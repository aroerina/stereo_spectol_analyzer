==> flow/design.v <==
module FFTTheta_R2 #(
	parameter bw_fftp = 4,
	parameter bw_stage	= 2 		 
)
(
	input Clock,Reset,Start,
	output reg[bw_fftp-2:0] Theta,
	output [bw_stage-1:0] Stage,
	output reg Busy,End
);
	localparam bw_stagep1 = bw_stage+1;	 
	localparam bw_theta	= bw_fftp-1;  
	localparam bw_count = bw_theta+bw_stagep1;
	reg [bw_count-1:0] Count,DCount,Mask;
	reg [bw_theta-1:0] GenThetaCount;
	reg rCSens,rDummy,rEnd,rGenThetaCountReset;
	wire [bw_theta-1:0] PreTheta;
	wire [bw_stagep1-1:0] wStage 	= Count[bw_count-1:bw_theta];
	assign Stage					= wStage[bw_stage-1:0];
	wire [bw_stagep1-1:0] wDStage	= DCount[bw_count-1:bw_theta];
	wire CSens						= |({1'b0,DCount}&Mask);
	wire wGenThetaCountReset		= wDStage != wStage;
	wire wGenThetaCountUp			= rCSens != CSens;
	wire wEnd						= (wStage == bw_fftp);
	generate
		genvar i;
		for(i=0;i<bw_theta;i=i+1) begin :br
			assign PreTheta[i] = GenThetaCount[bw_theta-1-i];
		end
	endgenerate	
	always@(posedge Clock or posedge Reset) begin
		if(Reset)begin
			{
				Theta,Count,rCSens,DCount,
				GenThetaCount,rGenThetaCountReset,
				rDummy ,Busy,End,rEnd
			}			<=	1'b0;
			Mask		<=	1<<(bw_theta);
		end else begin
			if(Start)
				Busy	<= 1'b1;
			else if (rEnd)
				Busy	<= 1'b0;
			if(End) begin
				Count	<= 1'b0;
				rDummy	<= 1'b0;
			end else if(Busy)
				{Count,rDummy}	<= {Count,rDummy} + 1'b1;	 
			if(Start)
				rEnd	<= 1'b0;
			else
				rEnd <= wEnd;
			if(rEnd && !Busy)
				End <= 1'b0;
			else if(rEnd)
				End <= 1'b1;
			Theta		<= PreTheta;
			rGenThetaCountReset	<= wGenThetaCountReset;
			if(End)
				DCount	<= 1'b0;
			else
				DCount	<= Count;	 
			rCSens	<= CSens;
			if(rGenThetaCountReset)
				GenThetaCount	<= 1'b0;
			else if(wGenThetaCountUp)
				GenThetaCount	<= GenThetaCount+1;					
			if(Start)
				Mask	<= 1<<(bw_theta);
			else if(Count[bw_theta] != DCount[bw_theta])
				Mask	<= Mask>>1;
		end
	end
endmodule
Step by step through the tools: FFTTheta_R2
Tool output for the design above, in the order of the flow.
Lines are those of the file above, counted from 1.
Cell names lack the library's common part.
{ "inputs": {"top_module": "FFTTheta_R2", "clock_port": "Clock", "library": "sky130hd", "corner": "tt_025C_1v80"} }

Elaborated design
Yosys after proc, flatten, opt, wreduce and memory -nomap, before mapping. Memory bits, and registers merged into a memory's read port (data or address), are not among the register bits. Print and check cells are not counted. Equal cells are merged and count once.
{ "op_classes": {"bitwise": 1, "add_sub_neg": 2, "muxes": 14, "compare": 0, "div_mod_pow": 0, "eq_ne": 4, "n_mul": 0, "reduce_and_logical": 8, "shift": 0} }
{ "ops": {"columns": ["cell", "count"], "rows": [
  ["2-to-1 mux 6 bit", 5],
  ["nonzero test 2 bit", 5],
  ["adder 7 x 1 -> 7 bit with constant B", 1],
  ["OR reduction 7 bit", 1],
  ["2-to-1 mux 1 bit", 7],
  ["AND 6 bit", 1],
  ["2-to-1 mux 3 bit", 2],
  ["adder 3 x 1 -> 3 bit with constant B", 1],
  ["inequality test 3 bit", 1],
  ["== test 3 bit with constant B", 1],
  ["inequality test 1 bit", 2],
  ["logical AND 1 bit", 1],
  ["zero test 1 bit", 1]
]} }
{ "bits": {"word_cells": 40, "mem_count": 0, "ff_bits": 30, "mem_bits_ro": 0, "ramBits": 0, "out_inout_bits": 7, "input_bits": 3, "latchBits": 0, "clocked_rd_ports_x_width": 0} }

Logic depth
Yosys ltp: most cells in a row. Word level: on the elaborated netlist, between registers, memories and ports. Mapped: between sequential cells and ports; inverters and the memories' decode and read muxes count.
{ "depth": {"word_depth": 5, "ABC_AREA": 0, "depth_mapped": 4, "depth_no_buf": 4} }

Netlist
Yosys stat after the flow's synthesis: flattened, memories mapped to cells. It holds for the ABC_AREA given above (unset counts as 0); a run with the other value may have another netlist.
Totals and module areas in this step are rounded.
{ "by_type": {"columns": ["cell", "count", "area_total_um2"], "rows": [
  ["dfrtp_1", 27, 675.648],
  ["mux2i_1", 6, 60.058],
  ["nor2b_1", 8, 50.048],
  ["nor2_1", 10, 37.536],
  ["dfstp_2", 1, 26.275],
  ["xnor2_1", 3, 26.275],
  ["xor2_1", 3, 26.275],
  ["ha_1", 2, 25.024],
  ["buf_4", 3, 22.522],
  ["mux2_2", 2, 22.522],
  ["nand2b_1", 3, 18.768],
  ["xnor2_2", 1, 16.266],
  ["xor2_2", 1, 16.266],
  ["a21o_1", 2, 15.014],
  ["mux2_4", 1, 15.014],
  ["nand2_1", 4, 15.014],
  ["a22oi_2", 1, 12.512],
  ["nand4_1", 2, 12.512]
]} }
Not listed: further types 9, cells in them 13.
{ "synth_totals": {"mapped_cells": 93, "seq_area_um2": 702, "mapped_area_um2": 1160, "flip_flops": 28, "buf_cells": 4} }

Timing after synthesis
Path of least setup slack by OpenSTA after synthesis, without wires, with an ideal clock, recovery checks aside; 20% of the period is set as input and as output delay. Where synthesis merged equal registers, the netlist keeps one of their names.
{ "synth_timing": {"kind": "register to register", "start": "register Mask[3]", "end": "register GenThetaCount[2]", "n_path_buf": 0, "path_slack_ps": -107, "setup_ps": 125, "t_first_pin_ps": 0, "tclk_ps": 1230, "stages": 5, "required_ps": 1105, "arrival_time_ps": 1212, "delay_ps": 1337, "period_less_setup_slack_ps": 1337} }
"delay_ps" is the arrival time less input delay plus setup time.
"stages": output pins that drive a net of the path, with the launching flip-flop's if there is one; two outputs of one cell count as two.
"period_less_setup_slack_ps" is the clock period less the worst setup slack; recovery checks do not enter. This is arithmetic on one report: input and output delays are still those of the set period (20% each).
Between the ends stands the longest chain of elaborated cells between them, by number of cells; it is not shown to be the way that was timed. Of several equally long chains one is given.
Each line given opens the expression or statement behind the cell; cells for indexed reads and writes are added by Yosys, which also makes memories of some case tables.
A register here has more assigning lines than the two given.
{ "synth_between": {"cell_sequence": "dfstp_2 -> a22oi_2 -> nand2_2 -> mux2i_1 -> mux2_2", "elab_chain_cells": 5, "cone_cells": 6, "lines_between": 4, "classes_between": "eq/ne (1); mux (2); logic (1); reduce/logical (2)"} }
{ "synth_lines": {"columns": ["element", "line", "source"], "rows": [
  ["start: declaration", 14, "reg [bw_count-1:0] Count,DCount,Mask;"],
  ["start: assignment", 38, "Mask <= 1<<(bw_theta);"],
  ["start: assignment", 69, "Mask <= 1<<(bw_theta);"],
  ["AND 6 bit", 21, "wire CSens = |({1'b0,DCount}&Mask);"],
  ["OR reduction 7 bit", 21, null],
  ["inequality test 1 bit", 23, "wire wGenThetaCountUp = rCSens != CSens;"],
  ["2-to-1 mux 3 bit", 66, "else if(wGenThetaCountUp)"],
  ["2-to-1 mux 3 bit", 64, "if(rGenThetaCountReset)"],
  ["end: assignment", 65, "GenThetaCount <= 1'b0;"],
  ["end: assignment", 67, "GenThetaCount <= GenThetaCount+1;"],
  ["end: declaration", 15, "reg [bw_theta-1:0] GenThetaCount;"]
]} }
Nets of the timed path that keep an RTL name, with a line that drives or declares them; the list need not be complete.
{ "synth_named_nets": {"columns": ["signal", "line"], "rows": [
  ["CSens", 21]
]} }

Path in the finished layout
Path of least setup slack in the final report of record 1 (OpenROAD, finished layout, wires in). Where an end is a register, its clock arrival counts in the times.
The report prints the path's times to 10 ps; the period is as set.
{ "layout_timing": {"kind": "register to register", "start": "register Mask[3]", "end": "register GenThetaCount[2]", "stages": 5, "n_path_buf": 0, "required_ps": 1140, "t_first_pin_ps": 320, "setup_ps": 90, "tclk_ps": 913, "path_slack_ps": -500, "arrival_time_ps": 1640} }
Between the ends stands the longest chain of elaborated cells between them, by number of cells; it is not shown to be the way that was timed. Of several equally long chains one is given.
A register here has more assigning lines than the two given.
{ "layout_between": {"cell_sequence": "dfstp_2 -> a22oi_2 -> nand2_2 -> mux2i_1 -> mux2_2", "elab_chain_cells": 5, "cone_cells": 6, "lines_between": 4, "classes_between": "eq/ne (1); mux (2); logic (1); reduce/logical (2)"} }
{ "layout_lines": {"columns": ["element", "line", "source"], "rows": [
  ["start: declaration", 14, "reg [bw_count-1:0] Count,DCount,Mask;"],
  ["start: assignment", 38, "Mask <= 1<<(bw_theta);"],
  ["start: assignment", 69, "Mask <= 1<<(bw_theta);"],
  ["AND 6 bit", 21, "wire CSens = |({1'b0,DCount}&Mask);"],
  ["OR reduction 7 bit", 21, null],
  ["inequality test 1 bit", 23, "wire wGenThetaCountUp = rCSens != CSens;"],
  ["2-to-1 mux 3 bit", 66, "else if(wGenThetaCountUp)"],
  ["2-to-1 mux 3 bit", 64, "if(rGenThetaCountReset)"],
  ["end: assignment", 65, "GenThetaCount <= 1'b0;"],
  ["end: assignment", 67, "GenThetaCount <= GenThetaCount+1;"],
  ["end: declaration", 15, "reg [bw_theta-1:0] GenThetaCount;"]
]} }
Nets of the timed path that keep an RTL name, with a line that drives or declares them; the list need not be complete.
{ "layout_named_nets": {"columns": ["signal", "line"], "rows": [
  ["CSens", 21]
]} }

Memo
Re: implementation data of FFTTheta_R2

Below are 2 stored runs of the flow (Yosys, OpenROAD; platform sky130hd) on FFTTheta_R2, each with its settings and what was measured, unordered. Constraints: input delay and output delay 20% of the set period each, output load 0.01 pF.
"timing.achieved_period_ps" is the run's clock period less its worst setup slack. It is reckoned from that one timing run; input and output delays stay at 20% of the period that was set.
"worstPathTime_ps" is the time allowed to the run's worst setup path (the clock period less input and output delay, where it has them) less its slack. Clock arrival times count: a late capture clock shortens it, a late launch clock lengthens it.
"power_total_uw" rests on the timing tool's default activity at the inputs, not on a simulated workload.
"worstPathTime_ps" is given in steps of 10 ps.
The results are shown rounded.
[
  {
    "run": "record 1",
    "settings": { "period_ns": 0.913, "CORE_UTILIZATION": 51, "SETUP_SLACK_MARGIN": -0.05, "PLACE_DENSITY_LB_ADDON": 0.23, "CORE_ASPECT_RATIO": 1.72, "TNS_END_PERCENT": 10, "GPL_TIMING_DRIVEN": 0, "GPL_ROUTABILITY_DRIVEN": 1, "CTS_CLUSTER_SIZE": 48, "CAP_MARGIN": 5, "CORE_MARGIN": 2, "SLEW_MARGIN": 20 },
    "results": { "fin_ws_ps": -504, "fin_tns_ps": -5300, "timing.achieved_period_ps": 1417, "power_total_uw": 3950, "fin_util_frac": 0.649, "worstPathTime_ps": 1420, "worstPathKind": "register to register", "finish.stdcell_area_um2": 1390, "final_die_area_um2": 2700, "synth_chip_area_um2": 1160 }
  },
  {
    "run": "record 2",
    "settings": { "period_ns": 0.909, "CORE_UTILIZATION": 42, "PLACE_DENSITY_LB_ADDON": 0.13, "CORE_ASPECT_RATIO": 0.73, "CELL_PAD_IN_SITES_DETAIL_PLACEMENT": 0, "ABC_AREA": 0, "GPL_TIMING_DRIVEN": 0, "CAP_MARGIN": 20, "MIN_ROUTING_LAYER": "met2", "MAX_ROUTING_LAYER": "met4", "CORE_MARGIN": 2, "SLEW_MARGIN": 20 },
    "results": { "fin_ws_ps": -529, "fin_tns_ps": -5180, "timing.achieved_period_ps": 1438, "power_total_uw": 4740, "fin_util_frac": 0.606, "worstPathTime_ps": 1440, "worstPathKind": "register to register", "finish.stdcell_area_um2": 1610, "final_die_area_um2": 3220, "synth_chip_area_um2": 1160 }
  }
]

==> flow/design.v <==
module AT93C46_Tranceiver
(
	input Clock,Reset,
	input Send,
	input [1:0] Opcode,
	input [5:0] Address,
	input [15:0] Data,
	output reg [15:0] Q,
	input	MISO,		 
	output	MOSI,		 
	output	reg CS,
	output	SClock,
	output reg Busy
);
	reg [5:0] ClockGenCounter;	 
	assign	SClock	= ClockGenCounter[5];
	reg [1:0] rSIN,rSClock;
	always@(posedge Reset or posedge Clock) begin
		if(Reset)begin
			{rSIN,rSClock,ClockGenCounter}
				<= 1'b0;
		end else begin
			ClockGenCounter	<= ClockGenCounter+1'b1;
			rSIN	<= {rSIN[0],MISO};
			rSClock	<= {rSClock[0],SClock};
		end
	end
	wire wNegEdge	= rSClock == 2'b10;
	reg [25:0] rOutSR;
	reg [15:0] rInSR;
	reg [4:0] rNEdgeCount;
	reg [1:0] rOpcode;
	reg rNegEdge;
	assign MOSI	= rOutSR[25];
	wire wNEdgeCountEnd = (rNEdgeCount >= 5'd27);
	wire wEnd = (rNEdgeCount >= 5'd26);
	wire wSeqWrite = (rOpcode==2'b01);	 
	always@(posedge Reset or posedge Clock) begin
		if(Reset)begin
			{rOutSR,rNEdgeCount,rInSR,Q,Busy,CS,rNegEdge,rOpcode}
				<= 1'b0;
		end else begin
			if(Send)
				rOpcode	<= Opcode;
			if(Send) begin
				rOutSR[25:16]	<= {2'b01,Opcode,Address};
				rOutSR[15:0]	<= (Opcode==2'b01)? Data : 15'b0;
			end else if(wNegEdge)
				rOutSR	<= {rOutSR[24:0],1'b0};
			if(Send)
				Busy	<= 1'b1;
			else if(wSeqWrite) begin
				if(wEnd&&rSIN[0])
					Busy	<= 1'b0;
			end else if(wEnd)
				Busy	<= 1'b0;
			if(wNegEdge)
				rInSR	<= {rInSR[14:0],rSIN[1]};
			if(wNegEdge)begin
				if(wSeqWrite&&(rNEdgeCount == 5'd25))
					CS		<= 1'b0;
				else
					CS		<= Busy;
			end
			rNegEdge 	<= wNegEdge;
			if(Busy & rNegEdge & wEnd)
				Q		<= rInSR;
			if(Send)
				rNEdgeCount	<= 5'b0;
			else if(Busy && wNegEdge && !wNEdgeCountEnd)
				rNEdgeCount	<= rNEdgeCount + 1'b1;
		end
	end
endmodule 
From RTL to reports: AT93C46_Tranceiver

The steps from the RTL of AT93C46_Tranceiver to its reports follow in flow order.
Lines are those of the file above, counted from 1.
Cell names lack the library's common part.
The mark - stands for no value.

Top: AT93C46_Tranceiver
Clock port: Clock
Cell library: sky130hd
Library corner: tt_025C_1v80

Word level

Yosys after proc, flatten, opt, wreduce and memory -nomap, before mapping. Memory bits, and registers merged into a memory's read port (data or address), are not among the register bits. Print and check cells are not counted. Equal cells are merged and count once.

Flip-flop bits (word level): 78
Input bits: 28
Word-level cells: 43

Add/subtract/negate cells: 2
Multiplexer cells: 12
Magnitude comparators: 2
Reductions and logical operators: 9
Equal/unequal tests: 5
Bitwise logic cells: 2

Operators with widths:

| cell                                                             | number |
| 16-bit two-way mux                                               | 3 |
| 10-bit two-way mux                                               | 2 |
| 5-bit >= comparator with constant B                              | 2 |
| 5-bit two-way mux                                                | 2 |
| 6-bit by 1-bit adder with 6-bit output with constant B           | 1 |
| 5-bit by 1-bit adder with 5-bit output with constant B           | 1 |
| 5-bit == test with constant B                                    | 1 |
| 1-bit two-way mux                                                | 5 |
| 1-bit logical AND                                                | 4 |
| 2-bit by 1-bit == test with 1-bit output with constant B         | 2 |
| 2-bit nonzero test                                               | 2 |
| 3-bit by 2-bit inequality test with 1-bit output with constant B | 1 |
| 3-bit nonzero test                                               | 1 |
| 1-bit AND                                                        | 2 |
| 2-bit == test with constant B                                    | 1 |
| 2-bit AND reduction                                              | 1 |
| 1-bit logical NOT                                                | 1 |

Longest topological paths

Longest topological path by Yosys (ltp), each cell counted once; first at word level (registers and memories cut), then after technology mapping (sequential cells cut; the memories' decode and read muxes count).

Depth in word-level cells: 5
ABC_AREA: 0
Gate-level depth with buffers: 7
Depth with buffers taken out: 5

After synthesis

The flow's flattened synthesis, as Yosys stat reports it; memories are mapped. The netlist is that of the ABC_AREA named above (0 if unset); the other value can give another one.

Cells by type:

| cell type | number | area in all (µm²) |
| dfrtp_1   | 78     | 1.95E+03 |
| nand2_1   | 78     | 292.781 |
| mux2_4    | 10     | 150.144 |
| a2bb2oi_1 | 15     | 131.376 |
| o21bai_1  | 14     | 105.101 |
| mux2i_1   | 8      | 80.077 |
| mux2_2    | 7      | 78.826 |
| o21ai_0   | 14     | 70.067 |
| ha_1      | 4      | 50.048 |
| clkbuf_1  | 12     | 45.043 |
| inv_1     | 10     | 37.536 |
| xnor2_1   | 3      | 26.275 |
| buf_6     | 2      | 22.522 |
| buf_12    | 1      | 20.019 |
| nand2b_1  | 3      | 18.768 |
| nor2_1    | 5      | 18.768 |
| a311oi_1  | 2      | 17.517 |
| and3b_1   | 2      | 17.517 |

Other cell types: 17; their cells: 25.

Synthesis area: 3300.7 µm²
Buffer cells: 20
Flip-flop cells: 78
Cells in the netlist: 293
Sequential area: 1951.9 µm²

Timing after synthesis

OpenSTA on the mapped netlist: ideal clock, no wires. The path of least setup slack (recovery checks aside). Input and output delay are each 20% of the period. Register names are those of the netlist, which keeps one name where synthesis merged equal registers.

Path kind: flip-flop to flip-flop
From: register rNEdgeCount[0]
To: register Q[0]
Library setup time: 125 ps
Period: 1960 ps
Data arrival time: 1657 ps
Delay of the path: 1782 ps
Driving pins on the path: 8
Data required time: 1835 ps
Path buffers: 2
Path slack: 178 ps
Launch time at the first pin: 0 ps
Synthesis period reached: 1782 ps

"delay of the path" is the arrival time less input delay plus setup time.
"driving pins on the path" counts driving pins, that of a launching flip-flop among them; a cell with two outputs on the path counts twice.
"synthesis period reached" is the clock period less the worst setup slack; recovery checks do not enter. This is arithmetic on one report: input and output delays are still those of the set period (20% each).
The rows between start and end are the longest chain of elaborated cells between them; the timing report does not say that the signal goes this way. Where chains are equally long, one stands for them.
Each line given opens the expression or statement behind the cell; cells for indexed reads and writes are added by Yosys, which also makes memories of some case tables.

Cells stage by stage: dfrtp_1 inv_1 ha_1 o311a_1 and3_1 buf_6 buf_12 mux2_4
Cells in the longest elaborated chain: 2
Elaborated cells between the ends (all ways): 2
RTL lines with such cells: 2
Classes of those cells: compare: 1; logic: 1

RTL lines, path after synthesis:

| what                | line | text |
| start: declaration  | 31   | `reg [4:0] rNEdgeCount;` |
| start: assignment   | 69   | `rNEdgeCount <= 5'b0;` |
| start: assignment   | 71   | `rNEdgeCount <= rNEdgeCount + 1'b1;` |
| 5-bit >= comparator | 36   | `wire wEnd = (rNEdgeCount >= 5'd26);` |
| 1-bit AND           | 66   | `if(Busy & rNegEdge & wEnd)` |
| end: assignment     | 67   | `Q <= rInSR;` |
| end: declaration    | 8    | `output reg [15:0] Q,` |

Timing after layout

From the final timing report of flow run A: the path of least setup slack in the routed layout; clock arrival at registers is part of the times.
The report prints the path's times to 10 ps; the period is as set.

Path kind: flip-flop to flip-flop
From: register rNEdgeCount[0]
To: register Q[8]
Period: 2820 ps
Path buffers: 2
Path slack: 890 ps
Launch time at the first pin: 330 ps
Data arrival time: 2140 ps
Data required time: 3030 ps
Driving pins on the path: 8
Library setup time: 110 ps

The rows between start and end are the longest chain of elaborated cells between them; the timing report does not say that the signal goes this way. Where chains are equally long, one stands for them.

Cells stage by stage: dfrtp_1 inv_1 ha_1 o311a_1 and3_1 buf_6 buf_12 mux2_4
Cells in the longest elaborated chain: 2
Elaborated cells between the ends (all ways): 2
RTL lines with such cells: 2
Classes of those cells: compare: 1; logic: 1

RTL lines, path after layout:

| what                | line | text |
| start: declaration  | 31   | `reg [4:0] rNEdgeCount;` |
| start: assignment   | 69   | `rNEdgeCount <= 5'b0;` |
| start: assignment   | 71   | `rNEdgeCount <= rNEdgeCount + 1'b1;` |
| 5-bit >= comparator | 36   | `wire wEnd = (rNEdgeCount >= 5'd26);` |
| 1-bit AND           | 66   | `if(Busy & rNegEdge & wEnd)` |
| end: assignment     | 67   | `Q <= rInSR;` |
| end: declaration    | 8    | `output reg [15:0] Q,` |

Subject: flow runs of AT93C46_Tranceiver

Hi,

2 stored runs of AT93C46_Tranceiver in the flow (synthesis by Yosys, layout by OpenROAD, sky130hd cells), in arbitrary order. Constraints: input delay and output delay 20% of the set period each, output load 0.01 pF.
"critical path time": the worst setup path's part of the clock period (all of it between registers, 20% less for each end at a port) less its slack. A launch clock that arrives late makes it longer, a capture clock that arrives late makes it shorter.
"critical path time" is known to 10 ps.

## Flow run A

==> flow/run.sh <==
#!/bin/bash
# the make line also repeats the synthesis and layout settings of config.mk as NAME=value (left out here)
make -C /OpenROAD-flow-scripts/flow DESIGN_CONFIG=/design/flow/config.mk WORK_HOME=/design/flow/orfs CLKGATE_MAP_FILE= finish
==> flow/config.mk <==
export PLATFORM = sky130hd
export DESIGN_NAME = AT93C46_Tranceiver
export DESIGN_NICKNAME = AT93C46_Tranceiver
export VERILOG_FILES = /design/flow/design.v
export SDC_FILE = /design/flow/constraint.sdc
export NUM_CORES = 4
export LEC_CHECK = 0
export CAP_MARGIN = 30
export CORE_ASPECT_RATIO = 1.65
export CORE_MARGIN = 2
export CORE_UTILIZATION = 47
export CTS_CLUSTER_DIAMETER = 351
export GPL_TIMING_DRIVEN = 0
export PLACE_DENSITY_LB_ADDON = 0.06
export SLEW_MARGIN = 20
export TNS_END_PERCENT = 60
==> flow/constraint.sdc <==
create_clock -name core_clock -period 2.82 [get_ports {Clock}]
set_input_delay 0.5640 -clock core_clock [delete_from_list [all_inputs] [get_ports {Clock}]]
set_output_delay 0.5640 -clock core_clock [all_outputs]
set_load 0.01 [all_outputs]

| result of flow run A | value |
|---|---|
| mapped cell area after synthesis | 3300.7 µm² |
| worst slack on setup checks | 888 ps |
| post-layout utilization | 60.8% |
| area inside the die boundary | 7730.3 µm² |
| critical path time | 1930 ps |
| class of the worst setup path | flip-flop to flip-flop |
| standard-cell area after routing | 4185.3 µm² |

## Flow run B

==> flow/run.sh <==
#!/bin/bash
# the make line also repeats the synthesis and layout settings of config.mk as NAME=value (left out here)
make -C /OpenROAD-flow-scripts/flow DESIGN_CONFIG=/design/flow/config.mk WORK_HOME=/design/flow/orfs CLKGATE_MAP_FILE= finish
==> flow/config.mk <==
export PLATFORM = sky130hd
export DESIGN_NAME = AT93C46_Tranceiver
export DESIGN_NICKNAME = AT93C46_Tranceiver
export VERILOG_FILES = /design/flow/design.v
export SDC_FILE = /design/flow/constraint.sdc
export NUM_CORES = 4
export LEC_CHECK = 0
export CAP_MARGIN = 20
export CORE_MARGIN = 2
export CORE_UTILIZATION = 41
export GPL_TIMING_DRIVEN = 1
export MIN_ROUTING_LAYER = met1
export PLACE_DENSITY_LB_ADDON = 0.11
export SLEW_MARGIN = 20
export TNS_END_PERCENT = 75
==> flow/constraint.sdc <==
create_clock -name core_clock -period 1.72 [get_ports {Clock}]
set_input_delay 0.3440 -clock core_clock [delete_from_list [all_inputs] [get_ports {Clock}]]
set_output_delay 0.3440 -clock core_clock [all_outputs]
set_load 0.01 [all_outputs]

| result of flow run B | value |
|---|---|
| mapped cell area after synthesis | 3300.7 µm² |
| worst slack on setup checks | 65 ps |
| post-layout utilization | 54.7% |
| area inside the die boundary | 8784.4 µm² |
| critical path time | 1660 ps |
| class of the worst setup path | flip-flop to flip-flop |
| standard-cell area after routing | 4246.6 µm² |

Regards

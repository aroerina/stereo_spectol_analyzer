==> flow/design.v <==
module RightShifter2
#(
	parameter bw_in = 15
)
(
	input Clock,Reset,Start,
	input [bw_in-1:0] IN1,IN2,
	input [4:0]	Amount,
	output reg [bw_in-1:0] OUT1,OUT2,
	output reg Busy,End
);
	reg [3:0] rCount,rAmount;
	reg [bw_in-1:0]	rSR1,rSR2;
	wire wSeqEn = (rCount < rAmount);
	always@(posedge Clock or posedge Reset) begin
		if(Reset)begin
			rCount		<= 0;
			rSR1		<= 0;
			rSR2		<= 0;
			End			<= 0;
			Busy		<= 0;
			rAmount		<= 0;
			OUT1		<= 0;
			OUT2		<= 0;
		end else begin
			if(Start) begin
				rSR1		<= IN1;
				rSR2		<= IN2;
				rCount		<= 0;
				rAmount		<= Amount;
			end else if(wSeqEn) begin
				rSR1	<= {1'b0,rSR1[bw_in-1:1]};
				rSR2	<= {1'b0,rSR2[bw_in-1:1]};
				rCount	<= rCount + 1;
			end else if (!wSeqEn && Busy) begin
				OUT1	<= rSR1;
				OUT2	<= rSR2;
			end
			if(Start)
				Busy	<= 1'b1;
			else if (!wSeqEn)
				Busy	<= 1'b0;
			if(End)
				End		<= 1'b0;
			else if (!wSeqEn && Busy)
				End		<= 1'b1;
		end
	end
endmodule 
Tool chain data of RightShifter2
Tool output for the design above, in the order of the flow.
Line numbers count from 1 in the design file above.
Cell names lack the library's common part.
{ "inputs": {"design": "RightShifter2", "clock": "Clock", "lib": "sky130hd", "corner": "tt_025C_1v80"} }

Word level
Source: Yosys, flattened and elaborated, memories not mapped. Widths are those after wreduce. Registers that Yosys merges into a memory's read port (data or address) are not register bits. Print and check cells do not count. Equal cells are merged and count once.
{ "word_totals": {"register_bits": 70, "inputBits": 38} }
{ "classes": {"addsub": 1, "cmp": 1, "eq_ne": 1, "mux": 10, "n_logic": 2, "reduce_and_logical": 4} }
{ "op_table": {"columns": ["operator", "count"], "rows": [
  ["two-way mux 15 bit", 4],
  ["two-way mux 4 bit", 2],
  ["adder 4 x 1 -> 4 bit with constant B", 1],
  ["less-than comparator 4 bit", 1],
  ["two-way mux 1 bit", 4],
  ["AND reduction 3 bit", 1],
  ["inverter 1 bit", 2],
  ["inequality test 2 bit with constant B", 1],
  ["nonzero test 2 bit", 1],
  ["logical AND 1 bit", 1],
  ["zero test 1 bit", 1]
]} }

Depth
Depth = most cells in a row (Yosys ltp): at word level without a register or memory, in the mapped netlist without a sequential cell, where the memories' decode and read muxes count.
{ "logic_depth": {"ltp_word": 5, "abc_area": 0, "ltp_mapped": 7} }

Mapped cells and area
Source: synth_stat.txt of the flow (Yosys; design flattened, memories mapped). It holds for the ABC_AREA given above (unset counts as 0); a run with the other value may have another netlist.
{ "mapped": {"cell_count": 271, "synth_area_um2": 3126.7, "sequential_area_um2": 1751.7, "flip_flops": 70, "n_buf": 17} }
{ "types": {"columns": ["cell", "count"], "rows": [
  ["dfrtp_1", 70],
  ["mux2_4", 30],
  ["a21oi_1", 59],
  ["nor2b_1", 28],
  ["nand2_1", 38],
  ["ha_1", 4],
  ["clkbuf_1", 11],
  ["buf_6", 3],
  ["o21ai_0", 6],
  ["o21ai_4", 1],
  ["buf_2", 3],
  ["inv_1", 4],
  ["nor3b_2", 1],
  ["o211ai_2", 1],
  ["mux2_2", 1],
  ["nand3b_2", 1],
  ["nor2_1", 3],
  ["xnor2_1", 1]
]} }
Other cell types: 6; their cells: 6.

Worst setup path after synthesis
Path of least setup slack by OpenSTA after synthesis, without wires, with an ideal clock, recovery checks aside; 20% of the period is set as input and as output delay. Where synthesis merged equal registers, the netlist keeps one of their names.
{ "synth_timing": {"path_kind": "reg2reg", "from": "reg rCount[3]", "to": "reg OUT1[0]", "tclk_ps": 3250, "setup_ps": 125, "t_first_pin_ps": 0, "arrival_ps": 1722, "required_time_ps": 3125, "path_slack_ps": 1403, "delay_ps": 1847, "path_stages": 7, "synth_period_reached_ps": 1847} }
"delay_ps" is the arrival time less input delay plus setup time.
"path_stages" counts driving pins, that of a launching flip-flop among them; a cell with two outputs on the path counts twice.
"synth_period_reached_ps" = period - worst setup slack (recovery checks aside). The figure is calculated, with input and output delays left at 20% of the set period.
The rows between start and end are the longest chain of elaborated cells between them; the timing report does not say that the signal goes this way. Where chains are equally long, one stands for them.
Each line given opens the expression or statement behind the cell; cells for indexed reads and writes are added by Yosys, which also makes memories of some case tables.
At most two assigning lines are given for a register; there are more.
{ "synth_between": {"cell_sequence": "dfrtp_1 ha_1 a21oi_1 o21ai_4 nand3b_2 buf_6 mux2_4", "elab_chain_cells": 4, "cone_cells": 5, "classes_between": "compare (1); logic (1); reduce/logical (3)"} }
{ "synth_rtl": {"columns": ["item", "line", "source"], "rows": [
  ["start, declared", 12, "reg [3:0] rCount,rAmount;"],
  ["start, assigned", 17, "rCount <= 0;"],
  ["start, assigned", 34, "rCount <= rCount + 1;"],
  ["less-than comparator 4 bit", 14, "wire wSeqEn = (rCount < rAmount);"],
  ["zero test 1 bit", 35, "end else if (!wSeqEn && Busy) begin"],
  ["logical AND 1 bit", 35, null],
  ["AND reduction 3 bit", null, null],
  ["end, assigned", 23, "OUT1 <= 0;"],
  ["end, assigned", 36, "OUT1 <= rSR1;"],
  ["end, declared", 9, "output reg [bw_in-1:0] OUT1,OUT2,"]
]} }

Worst path after layout
From the final timing report of entry B: the path of least setup slack in the routed layout; clock arrival at registers is part of the times.
The report prints the path's times to 10 ps; the period is as set.
{ "layout_timing": {"path_kind": "reg2reg", "from": "reg rCount[3]", "to": "reg OUT1[4]", "tclk_ps": 2210, "setup_ps": 110, "t_first_pin_ps": 320, "arrival_ps": 2240, "required_time_ps": 2420, "path_slack_ps": 180, "path_stages": 7} }
The rows between start and end are the longest chain of elaborated cells between them; the timing report does not say that the signal goes this way. Where chains are equally long, one stands for them.
At most two assigning lines are given for a register; there are more.
{ "layout_between": {"cell_sequence": "dfrtp_1 ha_1 a21oi_1 o21ai_4 nand3b_2 buf_12 mux2_4", "elab_chain_cells": 4, "cone_cells": 5, "classes_between": "compare (1); logic (1); reduce/logical (3)"} }
{ "layout_rtl": {"columns": ["item", "line", "source"], "rows": [
  ["start, declared", 12, "reg [3:0] rCount,rAmount;"],
  ["start, assigned", 17, "rCount <= 0;"],
  ["start, assigned", 34, "rCount <= rCount + 1;"],
  ["less-than comparator 4 bit", 14, "wire wSeqEn = (rCount < rAmount);"],
  ["zero test 1 bit", 35, "end else if (!wSeqEn && Busy) begin"],
  ["logical AND 1 bit", 35, null],
  ["AND reduction 3 bit", null, null],
  ["end, assigned", 23, "OUT1 <= 0;"],
  ["end, assigned", 36, "OUT1 <= rSR1;"],
  ["end, declared", 9, "output reg [bw_in-1:0] OUT1,OUT2,"]
]} }

## Implementation results

Module RightShifter2, platform sky130hd: 2 stored runs of the flow (Yosys, OpenROAD) with differing settings, in no particular order. Input and output delays are each 20% of the period that was set; the output load is 0.01 pF.
By "achieved_clock_period_ps" is meant the clock period of the run minus its worst setup slack. This is arithmetic on one report: input and output delays are still those of the set period (20% each).
"worstPathTime_ps": the worst setup path's part of the clock period (all of it between registers, 20% less for each end at a port) less its slack. A launch clock that arrives late makes it longer, a capture clock that arrives late makes it shorter.
"power_total_uw": no workload was simulated; the value follows from the tool's default switching activity.
"worstPathTime_ps" is known to 10 ps.
[
  {
    "run": "entry A",
    "settings": { "period_ns": 1.74, "CORE_UTILIZATION": 68, "PLACE_DENSITY_LB_ADDON": 0.17, "CORE_ASPECT_RATIO": 1.62, "CELL_PAD_IN_SITES_DETAIL_PLACEMENT": 0, "GPL_TIMING_DRIVEN": 1, "CTS_CLUSTER_SIZE": 83, "MIN_ROUTING_LAYER": "met1", "MAX_ROUTING_LAYER": "met4", "CAP_MARGIN": 20, "CORE_MARGIN": 2, "SLEW_MARGIN": 20 },
    "outcome": "stopped before the end: clock tree synthesis reported DPL-0033"
  },
  {
    "run": "entry B",
    "settings": { "period_ns": 2.21, "CORE_UTILIZATION": 66, "CAP_MARGIN": 20, "CORE_MARGIN": 2, "SLEW_MARGIN": 20 },
    "results": { "achieved_clock_period_ps": 2027, "worstPathTime_ps": 2030, "path_kind": "reg2reg", "tns_ps": 0, "power_total_uw": 5210, "ys_area_um2": 3126.7, "design_die_area_um2": 5304.2, "cell_area_final_um2": 4106.4, "utilization_pct": 88.7, "timing.hold.ws_ps": 428, "worst_setup_slack_ps": 183 }
  }
]
